==> flow/design.v <==
module PalmIdentification(object_image,
			  finger_width,
			  start_of_palm_c,
			  end_of_palm_c,
			  palm_width,
			  flag,			  
			  rst,clk);
   input object_image,flag;
   output [8:0]  start_of_palm_c,end_of_palm_c, palm_width,finger_width;
   input 	rst, clk;
   reg [8:0] 	 start_of_palm_c,  end_of_palm_c,  palm_width,finger_width;
   reg 		FOUND_PALM_START=0, FOUND_PALM_END=0;
  parameter IMAGE_WIDTH=384;
  parameter IMAGE_HEIGHT=216;
   reg [8:0] 	row_count = 0, col_count = 0;
   reg 		INNERBREAK = 0;
   reg [8:0] palm_width_max,start_of_palm_c_max,end_of_palm_c_max,finger_width_max;
   reg [8:0] start_of_palm_r,end_of_palm_r,finger_width_r;
   always @(posedge clk) begin
      if (rst) begin
	 start_of_palm_c = 9'b0;
	 end_of_palm_c = 9'b0;
	 col_count = 9'b0;
	 row_count =9'b0;
	 start_of_palm_c_max = 9'b0;
     end_of_palm_c_max = 9'b0;
     palm_width = 9'b0;
     palm_width_max=9'b0;
     finger_width =9'b0;
     finger_width_max=9'b0;
      end
      else begin
	 if(col_count >= IMAGE_WIDTH-1) begin
	    col_count = 0;
	    row_count = row_count + 1;
	 end
	 else begin
   	    col_count = col_count + 1;
	 end	
	    if(object_image && !flag) begin
	       if(FOUND_PALM_START == 0) begin
		       FOUND_PALM_START <= 1;
		      start_of_palm_c <= col_count;
	       end  
	       else FOUND_PALM_START <= 1;
	     end
	    else if(!flag)begin  
		        end_of_palm_c = col_count;
		        if(FOUND_PALM_START ==1)FOUND_PALM_END = 1;
	       end 
        else begin
            end_of_palm_c= end_of_palm_c_max;
            start_of_palm_c=start_of_palm_c_max;
        end
if(FOUND_PALM_END==1)begin
    if(end_of_palm_c >start_of_palm_c)
        begin
            if(palm_width_max < (end_of_palm_c - start_of_palm_c))  begin
             palm_width = end_of_palm_c - start_of_palm_c;
             end_of_palm_c_max = end_of_palm_c ;
             start_of_palm_c_max=start_of_palm_c;
             end
            else if(row_count>IMAGE_HEIGHT/2)begin
                        if(finger_width_max < (end_of_palm_c - start_of_palm_c) )  begin
                        finger_width = end_of_palm_c - start_of_palm_c;
                        if(finger_width>palm_width/10 && finger_width < palm_width/4 && finger_width_max<finger_width) finger_width_max = finger_width;
                        else finger_width_max=finger_width_max;
                        end
            end
        end
    else 
        palm_width =palm_width_max;
    palm_width_max =palm_width;
		  if (palm_width > IMAGE_WIDTH/5) begin
		     INNERBREAK <= 1;
        end
          FOUND_PALM_START  = 0;
          FOUND_PALM_END = 0;
end	
end
end
endmodule  
# == Reports on PalmIdentification ==
# Tool output for the design above, in the order of the flow.
# Lines are those of the file above, counted from 1.
# Library cell names are shortened.
# The mark -- stands for no value.
# inputs
design,PalmIdentification
clk_port,clk
lib,sky130hd
corner,tt_025C_1v80

# == Word-level counts ==
# Yosys after proc, flatten, opt, wreduce and memory -nomap, before mapping. Memory bits, and registers merged into a memory's read port (data or address), are not among the register bits. Print and check cells are not counted. Equal cells are merged and count once.
# classes
addsub,3
n_mul,0
n_div,1
cmp,7
eq_ne,0
shifts,0
n_mux,13
n_logic,1
reduce_and_logical,10
# ops
cell,n
divider 9 x 4 -> 32 bit with constant B,1
2-to-1 mux 9 bit,12
> comparator 9 x 32 -> 1 bit,1
adder 9 x 1 -> 9 bit with constant B,2
less-than comparator 9 bit,2
less-than comparator 9 x 7 -> 1 bit,1
> comparator 9 x 7 -> 1 bit with constant B,1
subtractor 9 bit,1
> comparator 9 bit,1
>= comparator 9 bit with constant B,1
AND reduction 3 bit,2
AND reduction 6 bit,1
AND reduction 5 bit,1
nonzero test 2 bit,2
logical AND 1 bit,3
NOT 1 bit,1
zero test 1 bit,1
2-to-1 mux 1 bit,1
# word_totals
ff_bits,81
latchBits,0
ram_bits,0
romBits,0
clocked_rd_ports_x_width,0
n_memories,0
inputBits,4
output_inout_bits,36
wordCells,44

# == Logic depth ==
# Yosys ltp: most cells in a row. Word level: on the elaborated netlist, between registers, memories and ports. Mapped: between sequential cells and ports; inverters and the memories' decode and read muxes count.
# logic_depth
word_depth,10
abc_area,1
mapped_depth,9
depth_no_buf,9

# == Netlist ==
# Yosys stat after the flow's synthesis: flattened, memories mapped to cells. It holds for the ABC_AREA given above (unset counts as 0); a run with the other value may have another netlist.
# by_type
type,n,area_total_um2
dfxtp_1,27,540.518
nand2_1,49,183.926
buf_4,18,135.13
nand3_1,21,105.101
inv_1,15,56.304
nor2_1,13,48.797
nor2_4,3,33.782
nand2_2,4,25.024
nand3_2,2,20.019
nor3_2,2,20.019
xor2_1,2,17.517
and2_2,2,15.014
ha_1,1,12.512
nor2_2,2,12.512
buf_6,1,11.261
xnor2_1,1,8.758
a21oi_1,1,5.005
nor3_1,1,5.005
# Other cell types: 2; their cells: 2.
# synth_totals
stdcells,167
mapped_area_um2,1263.7
sequential_area_um2,540.5
ff_cells,27
buf_cells,19

# == Path before layout ==
# Path of least setup slack by OpenSTA after synthesis, without wires, with an ideal clock, recovery checks aside; 20% of the period is set as input and as output delay. Where synthesis merged equal registers, the netlist keeps one of their names.
# synth_path
kind,register to register
start,register col_count[0]
end,register end_of_palm_c[3]
tclk_ps,1990
setup_time_ps,113
launch_ps,0
arrival_time_ps,1184
t_required_ps,1877
path_slack_ps,692
delay_ps,1297
stages,10
n_path_buf,1
synth_period_reached_ps,1298
# "delay_ps" = arrival - input delay + setup time.
# "stages": output pins that drive a net of the path, with the launching flip-flop's if there is one; two outputs of one cell count as two.
# "synth_period_reached_ps" = period - worst setup slack (recovery checks aside). The figure is calculated, with input and output delays left at 20% of the set period.
# Between the ends stands the longest chain of elaborated cells between them, by number of cells; it is not shown to be the way that was timed. Of several equally long chains one is given.
# Each line given opens the expression or statement behind the cell; cells for indexed reads and writes are added by Yosys, which also makes memories of some case tables.
# At most two assigning lines are given for a register; there are more.
# synth_between
cell_sequence,dfxtp_1 > ha_1 > nand2_1 > nor2_4 > nand3_2 > nand2_2 > nor2_4 > buf_6 > nand3_1 > nand2_1
elab_chain_cells,5
cone_cells,6
cone_lines,5
classes_between,1 x add/sub; 1 x compare; 4 x mux
# synth_rtl
element,line,rtl
start: declaration,15,"reg [8:0] row_count = 0, col_count = 0;"
start: assignment,23,col_count = 9'b0;
start: assignment,38,col_count = col_count + 1;
adder 9 x 1 -> 9 bit,38,
2-to-1 mux 9 bit,33,if(col_count >= IMAGE_WIDTH-1) begin
2-to-1 mux 9 bit,47,else if(!flag)begin
2-to-1 mux 9 bit,40,if(object_image && !flag) begin
2-to-1 mux 9 bit,20,if (rst) begin
end: assignment,48,end_of_palm_c = col_count;
end: assignment,52,end_of_palm_c= end_of_palm_c_max;
end: declaration,9,"output [8:0]  start_of_palm_c,end_of_palm_c, palm_width,finger_width;"

# == Worst path after layout ==
# From the final timing report of run 1: the path of least setup slack in the routed layout; clock arrival at registers is part of the times.
# The path's times are printed in steps of 10 ps; the period is the one set.
# layout_path
kind,register to register
start,register col_count[0]
end,register col_count[7]
tclk_ps,997
setup_time_ps,90
launch_ps,270
arrival_time_ps,1550
t_required_ps,1170
path_slack_ps,-370
stages,10
n_path_buf,2
# Between the ends stands the longest chain of elaborated cells between them, by number of cells; it is not shown to be the way that was timed. Of several equally long chains one is given.
# At most two assigning lines are given for a register; there are more.
# layout_between
cell_sequence,dfxtp_4 > ha_4 > nand2_4 > nor2_4 > nand3_2 > nand2_2 > nor2_4 > buf_12 > clkbuf_16 > and2_4
elab_chain_cells,2
cone_cells,3
cone_lines,2
classes_between,1 x add/sub; 1 x compare; 1 x mux
# layout_rtl
element,line,rtl
start: declaration,15,"reg [8:0] row_count = 0, col_count = 0;"
start: assignment,23,col_count = 9'b0;
start: assignment,38,col_count = col_count + 1;
adder 9 x 1 -> 9 bit,38,
2-to-1 mux 9 bit,33,if(col_count >= IMAGE_WIDTH-1) begin
end: assignment,34,col_count = 0;
end: assignment,38,
end: declaration,15,

# Flow measurements of PalmIdentification on sky130hd: 2 stored runs with different settings, listed in no order. Input and output delays are each 20% of the period that was set; the output load is 0.01 pF.
# By "achieved_period_ps" is meant the clock period of the run minus its worst setup slack. This is arithmetic on one report: input and output delays are still those of the set period (20% each).
# By "worst_path_allowed_less_slack_ps" is meant the share of the clock period that the worst setup path is allowed (20% is reserved at inputs, 20% at outputs), minus its slack. Clock arrival times at its registers enter into it.
# "fin_power_mw" is the tool's figure for a default switching activity; nothing was simulated.
# "worst_path_allowed_less_slack_ps" is known to 10 ps.
# Among the settings, - means not set for that run.
item,run 1,run 2
period_ns,0.997,1.69
CORE_UTILIZATION,26,69
CORE_ASPECT_RATIO,1.39,0.79
ABC_AREA,1,-
GPL_ROUTABILITY_DRIVEN,1,-
CTS_CLUSTER_SIZE,36,68
CAP_MARGIN,30,20
SLEW_MARGIN,15,20
CORE_MARGIN,2,2
PLACE_DENSITY_LB_ADDON,-,0.24
CTS_CLUSTER_DIAMETER,-,80
MIN_ROUTING_LAYER,-,met2
MAX_ROUTING_LAYER,-,met5
achieved_period_ps,1371,1610
yosys_chip_area_um2,1263.7,1127.3
worst_path_allowed_less_slack_ps,1370,1610
worst_path_kind,register to register,register to register
fin_ws_ps,-374,80
finish.utilization_pct,39.9,93.5
final_die_area_um2,5441.9,1975.3
ws_hold_ps,442,481
fin_power_mw,1.998,1.061
finish.stdcell_area_um2,1838.0,1375.1
total_negative_slack_ps,-8671,0
