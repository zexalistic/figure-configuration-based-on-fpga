==> flow/design.v <==
module SkinDecider(luma_ch, cb_ch, cr_ch,
		   object_image,
		   BACKGROUND_DIFFERENCE,
		   flag,class_1,class_2,
		   rst, clk);
   input [7:0] luma_ch, cb_ch, cr_ch,class_1,class_2;
   input       BACKGROUND_DIFFERENCE;
   output      object_image,flag;
   input 	rst, clk;
   reg  	object_image;
   reg   BACKGROUND_SCAN_COMPLETE;
   reg [19:0] 	counter;
    parameter IMAGE_WIDTH=384;
    parameter IMAGE_HIGHT=216;
  assign flag= BACKGROUND_SCAN_COMPLETE;
  always@(posedge clk)begin
        if(rst)begin
            counter<=0;
            end
        else begin
            counter <= counter + 1'b1;
            end
  end
always @(posedge clk) begin
  if (rst)
        begin
	       object_image <= 0;
	       BACKGROUND_SCAN_COMPLETE<=0;
	    end
  else begin
	 if(BACKGROUND_DIFFERENCE) begin
	if(!BACKGROUND_SCAN_COMPLETE) 	   
	    begin
         if (luma_ch<((class_1/2+class_2/2)) )  
               begin
                 object_image <= 1'b1;
               end
           else
              begin
                object_image <= 1'b0;	
              end       
	       if(counter == IMAGE_WIDTH*IMAGE_HIGHT) begin
		       BACKGROUND_SCAN_COMPLETE <= 1;
	       end
	            else
		        BACKGROUND_SCAN_COMPLETE <= 0;
	    end
	   else begin
	       object_image <= 0;
	    end
	  end
   end
end  
endmodule  
* Step by step through the tools: SkinDecider
What the tools print for SkinDecider, step after step.
Line numbers count from 1 in the design file above.
Not given: --
- Top :: SkinDecider
- Clock input :: clk
- Library :: sky130hd
- Corner :: tt_025C_1v80

* Word-level counts
Counts by Yosys on the flattened word-level netlist (proc, flatten, opt, wreduce; memories kept). Register bits leave out memories and registers merged into their read ports (data or address); mux counts leave out enables and synchronous resets folded into registers. Print and check cells are left out. Cells with the same type and inputs are merged into one.
- Equal/unequal tests :: 1
- Multiplexer cells :: 4
- Order comparisons :: 1
- $add $sub $neg :: 2
** Operators by type and width (count)
- adder 20 x 1 -> 20 bit (second input constant) :: 1
- == test 20 x 17 -> 1 bit (second input constant) :: 1
- adder 7 x 7 -> 8 bit :: 1
- less-than comparator 8 bit :: 1
- two-way mux 1 bit :: 4
- Cells after elaboration :: 11
- Register bits after elaboration :: 22
- Bits of input ports :: 43

* Longest topological paths
Longest topological path by Yosys (ltp), each cell counted once; first at word level (registers and memories cut), then after technology mapping (sequential cells cut; the memories' decode and read muxes count).
- Depth after elaboration :: 4
- ABC_AREA :: 0
- Depth in mapped cells :: 10
- Depth with buffers taken out :: 10

* After synthesis
Source: synth_stat.txt of the flow (Yosys; design flattened, memories mapped). It holds for the ABC_AREA given above (unset counts as 0); a run with the other value may have another netlist.
- Area of sequential cells :: 440.4 um2
- Cell area after synthesis :: 1461.4 um2
- Buffer cells :: 5
- Mapped flip-flops :: 22
- Mapped cells :: 170
** Cells by type (count)
- sky130_fd_sc_hd__dfxtp_1 :: 22
- sky130_fd_sc_hd__ha_1 :: 16
- sky130_fd_sc_hd__xnor2_1 :: 10
- sky130_fd_sc_hd__nor2_1 :: 16
- sky130_fd_sc_hd__a21oi_1 :: 10
- sky130_fd_sc_hd__nor4_1 :: 8
- sky130_fd_sc_hd__inv_1 :: 11
- sky130_fd_sc_hd__o21ai_0 :: 7
- sky130_fd_sc_hd__mux2_2 :: 3
- sky130_fd_sc_hd__nand2_1 :: 8
- sky130_fd_sc_hd__o31ai_1 :: 4
- sky130_fd_sc_hd__xor2_1 :: 3
- sky130_fd_sc_hd__nand3_1 :: 5
- sky130_fd_sc_hd__nand4_1 :: 4
- sky130_fd_sc_hd__nor2b_1 :: 4
- sky130_fd_sc_hd__or4_1 :: 3
- sky130_fd_sc_hd__fa_1 :: 1
- sky130_fd_sc_hd__nor3_1 :: 4
Not listed: further types 22, cells in them 31.

* Timing after synthesis
OpenSTA on the mapped netlist: ideal clock, no wires. The path of least setup slack (recovery checks aside). Input and output delay are each 20% of the period. Register names are those of the netlist, which keeps one name where synthesis merged equal registers.
- Kind :: input-to-reg
- Start point :: input class_1[1]
- End point :: register object_image
- Arrival :: 2.725 ns
- Clock period :: 3.72 ns
- Stages on the path :: 10
- Setup slack :: 0.925 ns
- Required time :: 3.650 ns
- External input delay :: 0.744 ns
- Buffers on the path :: 0
- Setup time :: 0.070 ns
- Delay of the path :: 2.051 ns
- Period reached after synthesis :: 2.795 ns
"delay of the path" is the arrival time less input delay plus setup time.
"stages on the path" counts driving pins, that of a launching flip-flop among them; a cell with two outputs on the path counts twice.
"period reached after synthesis" = period - worst setup slack (recovery checks aside). The figure is calculated, with input and output delays left at 20% of the set period.
The rows between start and end are the longest chain of elaborated cells between them; the timing report does not say that the signal goes this way. Where chains are equally long, one stands for them.
Each line given opens the expression or statement behind the cell; cells for indexed reads and writes are added by Yosys, which also makes memories of some case tables.
A register here has more assigning lines than the two given.
- Cell sequence :: sky130_fd_sc_hd__ha_1 sky130_fd_sc_hd__fa_1 sky130_fd_sc_hd__a21o_1 sky130_fd_sc_hd__a21oi_1 sky130_fd_sc_hd__xnor2_1 sky130_fd_sc_hd__ha_1 sky130_fd_sc_hd__a2111oi_0 sky130_fd_sc_hd__o21a_1 sky130_fd_sc_hd__o31ai_1 sky130_fd_sc_hd__a21oi_1
- Length of the longest elaborated chain :: 4
** RTL lines, path post-synthesis
- start: declaration :: RTL line 6 : input [7:0] luma_ch, cb_ch, cr_ch,class_1,class_2;
- adder 7 x 7 -> 8 bit :: RTL line 34 : if (luma_ch<((class_1/2+class_2/2)) )
- less-than comparator 8 bit :: RTL line 34
- two-way mux 1 bit :: RTL line 34
- two-way mux 1 bit :: RTL line 32 : if(!BACKGROUND_SCAN_COMPLETE)
- end: assignment :: RTL line 27 : object_image <= 0;
- end: assignment :: RTL line 36 : object_image <= 1'b1;
- end: declaration :: RTL line 8 : output      object_image,flag;

* Timing after layout
From the final timing report of run 1: the path of least setup slack in the routed layout; clock arrival at registers is part of the times.
- Kind :: input-to-reg
- Start point :: input class_1[2]
- End point :: register object_image
- Stages on the path :: 11
- Clock period :: 2.0 ns
- Buffers on the path :: 2
- Required time :: 2.21 ns
- External input delay :: 0.40 ns
- Setup time :: 0.06 ns
- Arrival :: 2.38 ns
- Setup slack :: -0.17 ns
The rows between start and end are the longest chain of elaborated cells between them; the timing report does not say that the signal goes this way. Where chains are equally long, one stands for them.
A register here has more assigning lines than the two given.
- Cell sequence :: sky130_fd_sc_hd__buf_6 sky130_fd_sc_hd__buf_6 sky130_fd_sc_hd__fa_2 sky130_fd_sc_hd__a21o_1 sky130_fd_sc_hd__a21oi_2 sky130_fd_sc_hd__xnor2_1 sky130_fd_sc_hd__ha_2 sky130_fd_sc_hd__a2111oi_4 sky130_fd_sc_hd__o21a_1 sky130_fd_sc_hd__o31ai_2 sky130_fd_sc_hd__a21oi_1
- Length of the longest elaborated chain :: 4
** RTL lines, path after layout
- start: declaration :: RTL line 6 : input [7:0] luma_ch, cb_ch, cr_ch,class_1,class_2;
- adder 7 x 7 -> 8 bit :: RTL line 34 : if (luma_ch<((class_1/2+class_2/2)) )
- less-than comparator 8 bit :: RTL line 34
- two-way mux 1 bit :: RTL line 34
- two-way mux 1 bit :: RTL line 32 : if(!BACKGROUND_SCAN_COMPLETE)
- end: assignment :: RTL line 27 : object_image <= 0;
- end: assignment :: RTL line 36 : object_image <= 1'b1;
- end: declaration :: RTL line 8 : output      object_image,flag;

Below are 2 stored runs of the flow (Yosys, OpenROAD; platform sky130hd) on SkinDecider, each with its settings and what was measured, unordered. Constraints: input delay and output delay 20% of the set period each, output load 0.01 pF.
"critical path time" means the part of the period allowed to the worst setup path (the constraints hold back 20% at inputs and 20% at outputs) less its slack; where the path has registers, the arrival times of their clocks count too.
By "power consumption" is meant OpenSTA's value without simulated activity: inputs other than the clock are taken to toggle once in ten clock periods, and the tool carries that through the logic.

** Run 1
- Settings :: period_ns=2.0; CORE_UTILIZATION=15; PLACE_DENSITY=0.4; HOLD_SLACK_MARGIN=-0.08; CELL_PAD_IN_SITES_DETAIL_PLACEMENT=1; TNS_END_PERCENT=10; GPL_ROUTABILITY_DRIVEN=0; CAP_MARGIN=5; MAX_ROUTING_LAYER=met4; CORE_MARGIN=2; SLEW_MARGIN=20
- Critical path time :: 1.77 ns
- Critical path kind :: input-to-reg
- Area of the standard cells in the finished layout :: 2185.8 um2
- Area of the die :: 10548.3 um2
- Setup slack of the worst path :: -0.166 ns
- Synthesized cell area :: 1461.4 um2
- Sum of negative setup slack :: -0.166 ns
- Power consumption :: 0.001196 W

** Run 2
- Settings :: period_ns=2.43; CORE_UTILIZATION=36; SETUP_SLACK_MARGIN=-0.04; PLACE_DENSITY_LB_ADDON=0.02; CELL_PAD_IN_SITES_GLOBAL_PLACEMENT=1; TNS_END_PERCENT=60; GPL_TIMING_DRIVEN=0; GPL_ROUTABILITY_DRIVEN=1; MIN_ROUTING_LAYER=met2; MAX_ROUTING_LAYER=met4; CAP_MARGIN=20; CORE_MARGIN=2; SLEW_MARGIN=20
- Critical path time :: 1.93 ns
- Critical path kind :: input-to-reg
- Area of the standard cells in the finished layout :: 1978.2 um2
- Area of the die :: 4585.3 um2
- Setup slack of the worst path :: 0.010 ns
- Synthesized cell area :: 1461.4 um2
- Sum of negative setup slack :: 0.000 ns
- Power consumption :: 0.0008601 W
